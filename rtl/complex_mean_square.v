==> flow/design.v <==
module complex_adder_subtractor #(
    parameter WIDTH=32
) (
    input [WIDTH-1:0] a,
    input [WIDTH-1:0] b,
    input addNotSub,
    output reg [WIDTH-1:0] result
);
    always @(*) begin
        if (addNotSub) begin
            result[WIDTH-1:WIDTH/2] = a[WIDTH-1:WIDTH/2] + b[WIDTH-1:WIDTH/2];
            result[WIDTH/2-1:0] = a[WIDTH/2-1:0] + b[WIDTH/2-1:0];
        end else begin
            result[WIDTH-1:WIDTH/2] = a[WIDTH-1:WIDTH/2] - b[WIDTH-1:WIDTH/2];
            result[WIDTH/2-1:0] = a[WIDTH/2-1:0] - b[WIDTH/2-1:0];
        end
    end
endmodule
module complex_mean_square (
    input wire i_clk,
    input wire i_arst,
    input wire i_en,
    input wire [2:0] i_log2_samples,
    input wire        i_valid,
    input wire [31:0] i_y,
    input wire [31:0] i_y_hat,
    output reg        o_valid,
    output reg [63:0] o_data
);
    wire [31:0] y_diff_w;
    wire [63:0] sq_diff_complex_w;
    wire        sq_diff_valid_w;
    wire [63:0] sum_res_w;
    wire [8:0]  num_samples_w = 1 << i_log2_samples;
    reg [8:0]  sample_rx_cnt_r;
    reg [8:0]  sample_proc_cnt_r;
    reg [1:0]  state_r, next_state_r;
    localparam S_IDLE      = 2'b00;
    localparam S_INIT      = 2'b01;
    localparam S_COMPUTING = 2'b10;
    localparam S_FINALIZE  = 2'b11;
    complex_adder_subtractor #(.WIDTH(32)) y_difference_module (
        .a(i_y),
        .b(i_y_hat),
        .addNotSub(1'b0),
        .result(y_diff_w)
    );
    complex_multiplier cpow_calculator (
        .a(y_diff_w),
        .b(y_diff_w),
        .result(sq_diff_complex_w)
    );
    assign sq_diff_valid_w = 1'b1;
    complex_adder_subtractor #(.WIDTH(64)) square_sum (
        .a(o_data),  
        .b(sq_diff_complex_w),
        .addNotSub(1'b1),
        .result(sum_res_w)
    );
    always @(posedge i_clk or posedge i_arst) begin
        if (i_arst)
            state_r <= S_IDLE;
        else
            state_r <= next_state_r;
    end
    always @(*) begin
        next_state_r = state_r;
        case (state_r)
            S_IDLE:      if (i_en) next_state_r = S_INIT;
            S_INIT:      next_state_r = S_COMPUTING;
            S_COMPUTING: if (sample_rx_cnt_r == num_samples_w && sample_proc_cnt_r == num_samples_w)
                             next_state_r = S_FINALIZE;
            S_FINALIZE:  next_state_r = S_IDLE;
            default:     next_state_r = S_IDLE;
        endcase
    end
    always @(posedge i_clk or posedge i_arst) begin
        if (i_arst) begin
            o_valid           <= 1'b0;
            o_data            <= 64'b0;
            sample_rx_cnt_r   <= 9'b0;
            sample_proc_cnt_r <= 9'b0;
        end else begin
            o_valid <= 1'b0;  
            case (state_r)
                S_INIT: begin
                    o_data            <= 64'b0;
                    sample_rx_cnt_r   <= 9'b0;
                    sample_proc_cnt_r <= 9'b0;
                end
                S_COMPUTING: begin
                    sample_rx_cnt_r <= sample_rx_cnt_r;
                    sample_proc_cnt_r <= sample_proc_cnt_r;
                    if (i_valid && sample_rx_cnt_r < num_samples_w) begin
                        sample_rx_cnt_r <= sample_rx_cnt_r + 1;
                    end
                    if (sq_diff_valid_w && !(sample_proc_cnt_r == num_samples_w)) begin
                        sample_proc_cnt_r <= sample_proc_cnt_r + 1;
                        o_data <= sum_res_w;
                    end
                end
                S_FINALIZE: begin
					o_valid        <= 1'b1;  
					o_data[31:0]   <= $signed(o_data[31:0]) >>> i_log2_samples;
					o_data[63:32]  <= $signed(o_data[63:32]) >>> i_log2_samples;
                end
            endcase
        end
    end
endmodule
module complex_multiplier #(
    parameter WIDTH=32
) (
    input [WIDTH-1:0] a,
    input [WIDTH-1:0] b,
    output [2*WIDTH-1:0] result
);
    wire signed [WIDTH-1:0] a_real = { {(WIDTH/2+1){a[WIDTH/2-1]}}, a[WIDTH/2-1:0] };
    wire signed [WIDTH-1:0] b_real = { {(WIDTH/2+1){b[WIDTH/2-1]}}, b[WIDTH/2-1:0] };
    wire signed [WIDTH-1:0] a_img = { {(WIDTH/2+1){a[WIDTH-1]}}, a[WIDTH-1:WIDTH/2] };
    wire signed [WIDTH-1:0] b_img = { {(WIDTH/2+1){b[WIDTH-1]}}, b[WIDTH-1:WIDTH/2] };
    wire signed [WIDTH-1:0] result_real = a_real * b_real - a_img * b_img;
    wire signed [WIDTH-1:0] result_img = a_real * b_img + a_img * b_real;
    assign result[WIDTH-1:0] = result_real;
    assign result[2*WIDTH-1:WIDTH] = result_img;
endmodule
# Tool chain data of complex_mean_square
# What the tools print for complex_mean_square, step after step.
# Line numbers count from 1 in the design file above.
# Operators: Yosys type, input widths -> output width; for muxes data width and select width s.
# A cell with n/a has no value.
# inputs
design	complex_mean_square
clock_port	i_clk
cell_library	sky130hd
corner	tt_025C_1v80

# After elaboration
# Source: Yosys, flattened and elaborated, memories not mapped. Widths are those after wreduce. Registers that Yosys merges into a memory's read port (data or address) are not register bits. Print and check cells do not count. Equal cells are merged and count once.
# op_classes
n_addsub	8
multipliers	3
n_cmp	1
equal	9
shift	3
muxes	12
n_reduce_logical	9
# op_table
cell	count
$mul 16x16->32	3
$pmux 32 s3	2
$add 32x32->32	3
$sshr 32x3->32	2
$mux 32	2
$pmux 9 s2	2
$sub 16x16->16	2
$sub 32x32->32	1
$add 9x1->9 const B	2
$eq 9x9->1	2
$mux 9	2
$shl 2x3->9 const A	1
$lt 9x9->1	1
$ne 2x2->1 const B	4
$reduce_and 2->1	4
$pmux 2 s4	1
$eq 2x2->1 const B	2
$mux 2	2
$reduce_bool 3->1	1
$logic_and 1x1->1	2
$eq 2x1->1 const B	1
$logic_not 2->1	1
$reduce_bool 2->1	1
$mux 1	1
# bits
register_bits	85
input_bits	71
out_inout_bits	65

# Depth
# Depth = most cells in a row (Yosys ltp): at word level without a register or memory, in the mapped netlist without a sequential cell, where the memories' decode and read muxes count.
# depth
word_depth	6
abc_area	0
depth_mapped	46

# Mapped cells and area
# Source: synth_stat.txt of the flow (Yosys; design flattened, memories mapped). It holds for the ABC_AREA given above (unset counts as 0); a run with the other value may have another netlist.
# Totals and module areas in this step are rounded.
# mapped
cells	4126
mapped_area_um2	37000
seqArea_um2	2200
ffs	87
buffers	151
# by_type
cell	count	type_area_um2
sky130_fd_sc_hd__fa_1	824	1.65E+04
sky130_fd_sc_hd__ha_1	317	3.97E+03
sky130_fd_sc_hd__inv_1	977	3.67E+03
sky130_fd_sc_hd__dfrtp_1	86	2.15E+03
sky130_fd_sc_hd__nand2_1	411	1542.73
sky130_fd_sc_hd__nor2_1	400	1501.44
sky130_fd_sc_hd__xnor2_1	104	910.874
sky130_fd_sc_hd__o21ai_0	123	615.59
sky130_fd_sc_hd__mux2i_1	61	610.586
sky130_fd_sc_hd__a21oi_1	101	505.485
sky130_fd_sc_hd__mux2_2	38	427.91
sky130_fd_sc_hd__clkbuf_1	113	424.157
sky130_fd_sc_hd__xor2_1	47	411.645
sky130_fd_sc_hd__a221oi_1	33	289.027
sky130_fd_sc_hd__a21o_1	34	255.245
sky130_fd_sc_hd__o211ai_1	28	210.202
sky130_fd_sc_hd__nand3_1	37	185.178
sky130_fd_sc_hd__mux4_2	8	180.173
# Not listed: further types 61, cells in them 384.
# The figures by module come from a second, unflattened synthesis with its own total; it is not the netlist above.
# unflattened
cells_unflattened	6032
area_unflattened_um2	53000
# Each row is one instance without its submodules.
# modules
module	n_inst	cells	area_um2
complex_multiplier	1	4311	40000
complex_mean_square	1	793	6400
complex_adder_subtractor #(WIDTH=64)	1	658	4700
complex_adder_subtractor #(WIDTH=32)	1	270	2000

# Path before layout
# OpenSTA on the mapped netlist: ideal clock, no wires. The path of least setup slack (recovery checks aside). Input and output delay are each 20% of the period. Register names are those of the netlist, which keeps one name where synthesis merged equal registers.
# synth_path
kind	input -> register
startpoint	input i_y[0]
endpoint	register o_data[63]
tclk_ps	12500
in_delay_ps	2500
setup_ps	130
arrival_time_ps	11631
path_slack_ps	739
path_delay_ps	9261
path_stages	46
path_buffers	1
period_less_setup_slack_ps	11761
# "path_delay_ps" = arrival - input delay + setup time.
# "path_stages" counts driving pins, that of a launching flip-flop among them; a cell with two outputs on the path counts twice.
# "period_less_setup_slack_ps" = period - worst setup slack (recovery checks aside). The figure is calculated, with input and output delays left at 20% of the set period.
# Between the ends stands the longest chain of elaborated cells between them, by number of cells; it is not shown to be the way that was timed. Of several equally long chains one is given.
# Each line given opens the expression or statement behind the cell; cells for indexed reads and writes are added by Yosys, which also makes memories of some case tables.
# A register here has more assigning lines than the two given.
# synth_between
cell_sequence	sky130_fd_sc_hd__inv_1 -> sky130_fd_sc_hd__ha_1 -> sky130_fd_sc_hd__inv_1 -> sky130_fd_sc_hd__fa_1 -> sky130_fd_sc_hd__a21o_1 -> sky130_fd_sc_hd__a21oi_1 -> sky130_fd_sc_hd__o21bai_1 -> sky130_fd_sc_hd__a21o_1 -> sky130_fd_sc_hd__a21oi_1 -> sky130_fd_sc_hd__o211ai_1 -> sky130_fd_sc_hd__a31oi_1 -> sky130_fd_sc_hd__o21ai_0 -> sky130_fd_sc_hd__xor2_1 -> sky130_fd_sc_hd__inv_2 -> sky130_fd_sc_hd__clkbuf_1 -> sky130_fd_sc_hd__nor2_1 -> sky130_fd_sc_hd__fa_1 -> sky130_fd_sc_hd__inv_1 -> [10 not listed] -> sky130_fd_sc_hd__a21oi_1 -> sky130_fd_sc_hd__o41ai_1 -> sky130_fd_sc_hd__nor2_1 -> sky130_fd_sc_hd__a221oi_2 -> sky130_fd_sc_hd__o21ai_1 -> sky130_fd_sc_hd__a21o_1 -> sky130_fd_sc_hd__a21oi_1 -> sky130_fd_sc_hd__xnor2_1 -> sky130_fd_sc_hd__ha_1 -> sky130_fd_sc_hd__nand4_1 -> sky130_fd_sc_hd__or3_1 -> sky130_fd_sc_hd__inv_1 -> sky130_fd_sc_hd__o2111a_1 -> sky130_fd_sc_hd__nor3_1 -> sky130_fd_sc_hd__xnor2_1 -> sky130_fd_sc_hd__xnor2_1 -> sky130_fd_sc_hd__xnor2_1 -> sky130_fd_sc_hd__o21ai_1
elab_chain_len	6
cells_between	6
cone_lines	5
# synth_rtl
element	line	source
start, declared	25	input wire [31:0] i_y,
$sub 16x16->16	15	result[WIDTH/2-1:0] = a[WIDTH/2-1:0] - b[WIDTH/2-1:0];
$mul 16x16->32	123	wire signed [WIDTH-1:0] result_img = a_real * b_img + a_img * b_real;
$add 32x32->32	123
$add 32x32->32	11	result[WIDTH-1:WIDTH/2] = a[WIDTH-1:WIDTH/2] + b[WIDTH-1:WIDTH/2];
$mux 32	97	if (sq_diff_valid_w && !(sample_proc_cnt_r == num_samples_w)) begin
$pmux 32 s3	85	case (state_r)
end, assigned	99	o_data <= sum_res_w;
end, assigned	105	o_data[63:32] <= $signed(o_data[63:32]) >>> i_log2_samples;
end, declared	28	output reg [63:0] o_data

# Timing after layout
# Path of least setup slack in the final report of job 1 (OpenROAD, finished layout, wires in). Where an end is a register, its clock arrival counts in the times.
# The report prints the path's times to 10 ps; the period is as set.
# layout_path
kind	input -> register
startpoint	input i_y_hat[0]
endpoint	register o_data[63]
tclk_ps	12700
in_delay_ps	2540
setup_ps	150
arrival_time_ps	12600
path_slack_ps	310
path_stages	44
path_buffers	2
# Between the ends stands the longest chain of elaborated cells between them, by number of cells; it is not shown to be the way that was timed. Of several equally long chains one is given.
# A register here has more assigning lines than the two given.
# layout_between
cell_sequence	sky130_fd_sc_hd__clkdlybuf4s50_1 -> sky130_fd_sc_hd__ha_1 -> sky130_fd_sc_hd__inv_1 -> sky130_fd_sc_hd__fa_1 -> sky130_fd_sc_hd__a21o_1 -> sky130_fd_sc_hd__a21oi_1 -> sky130_fd_sc_hd__o21bai_1 -> sky130_fd_sc_hd__a21o_1 -> sky130_fd_sc_hd__a21oi_2 -> sky130_fd_sc_hd__o211ai_1 -> sky130_fd_sc_hd__a31oi_1 -> sky130_fd_sc_hd__o21ai_0 -> sky130_fd_sc_hd__xor2_2 -> sky130_fd_sc_hd__inv_2 -> sky130_fd_sc_hd__buf_4 -> sky130_fd_sc_hd__nor2_1 -> sky130_fd_sc_hd__fa_1 -> sky130_fd_sc_hd__fa_1 -> [8 not listed] -> sky130_fd_sc_hd__nand2_1 -> sky130_fd_sc_hd__a211oi_1 -> sky130_fd_sc_hd__o21ai_1 -> sky130_fd_sc_hd__a221oi_2 -> sky130_fd_sc_hd__o21ai_1 -> sky130_fd_sc_hd__a21o_1 -> sky130_fd_sc_hd__a21oi_1 -> sky130_fd_sc_hd__xnor2_1 -> sky130_fd_sc_hd__ha_1 -> sky130_fd_sc_hd__nand4_1 -> sky130_fd_sc_hd__or3_1 -> sky130_fd_sc_hd__inv_1 -> sky130_fd_sc_hd__o2111a_1 -> sky130_fd_sc_hd__nor3_1 -> sky130_fd_sc_hd__xnor2_1 -> sky130_fd_sc_hd__xnor2_1 -> sky130_fd_sc_hd__xnor2_1 -> sky130_fd_sc_hd__o21ai_1
elab_chain_len	6
cells_between	6
cone_lines	5
# layout_rtl
element	line	source
start, declared	26	input wire [31:0] i_y_hat,
$sub 16x16->16	15	result[WIDTH/2-1:0] = a[WIDTH/2-1:0] - b[WIDTH/2-1:0];
$mul 16x16->32	123	wire signed [WIDTH-1:0] result_img = a_real * b_img + a_img * b_real;
$add 32x32->32	123
$add 32x32->32	11	result[WIDTH-1:WIDTH/2] = a[WIDTH-1:WIDTH/2] + b[WIDTH-1:WIDTH/2];
$mux 32	97	if (sq_diff_valid_w && !(sample_proc_cnt_r == num_samples_w)) begin
$pmux 32 s3	85	case (state_r)
end, assigned	99	o_data <= sum_res_w;
end, assigned	105	o_data[63:32] <= $signed(o_data[63:32]) >>> i_log2_samples;
end, declared	28	output reg [63:0] o_data

# Record of 2 stored runs of the RTL-to-layout flow on complex_mean_square, platform sky130hd. The runs are unordered. Constraints: input delay and output delay 20% of the set period each, output load 0.01 pF.
# "achieved_period_ps" means the clock period less the worst setup slack. The figure is calculated, with input and output delays left at 20% of the set period.
# "worst_path_allowed_less_slack_ps" means the part of the period allowed to the worst setup path (the constraints hold back 20% at inputs and 20% at outputs) less its slack; where the path has registers, the arrival times of their clocks count too.
# "worst_path_allowed_less_slack_ps" is given in steps of 10 ps.
# The measured numbers are rounded.
# Among the settings, - means not set for that run.
stored run	period_ns	CORE_UTILIZATION	SETUP_SLACK_MARGIN	PLACE_DENSITY_LB_ADDON	CORE_ASPECT_RATIO	CORE_MARGIN	GPL_ROUTABILITY_DRIVEN	CAP_MARGIN	MIN_ROUTING_LAYER	SLEW_MARGIN	ys_area_um2	dieArea_um2	final_stdcell_area_um2	worstSetupSlack_ps	tns_setup_ps	timing.hold.ws_ps	achieved_period_ps	worst_path_allowed_less_slack_ps	timing.worst_path_kind
job 1	12.7	62	-0.39	0.25	1.19	9	0	10	met1	20	37000	69000	40000	310	0	530	12387	9850	input -> register
job 2	12.2	40	-	-	-	2	-	20	-	20	37000	95000	42000	390	0	530	11815	9370	input -> register
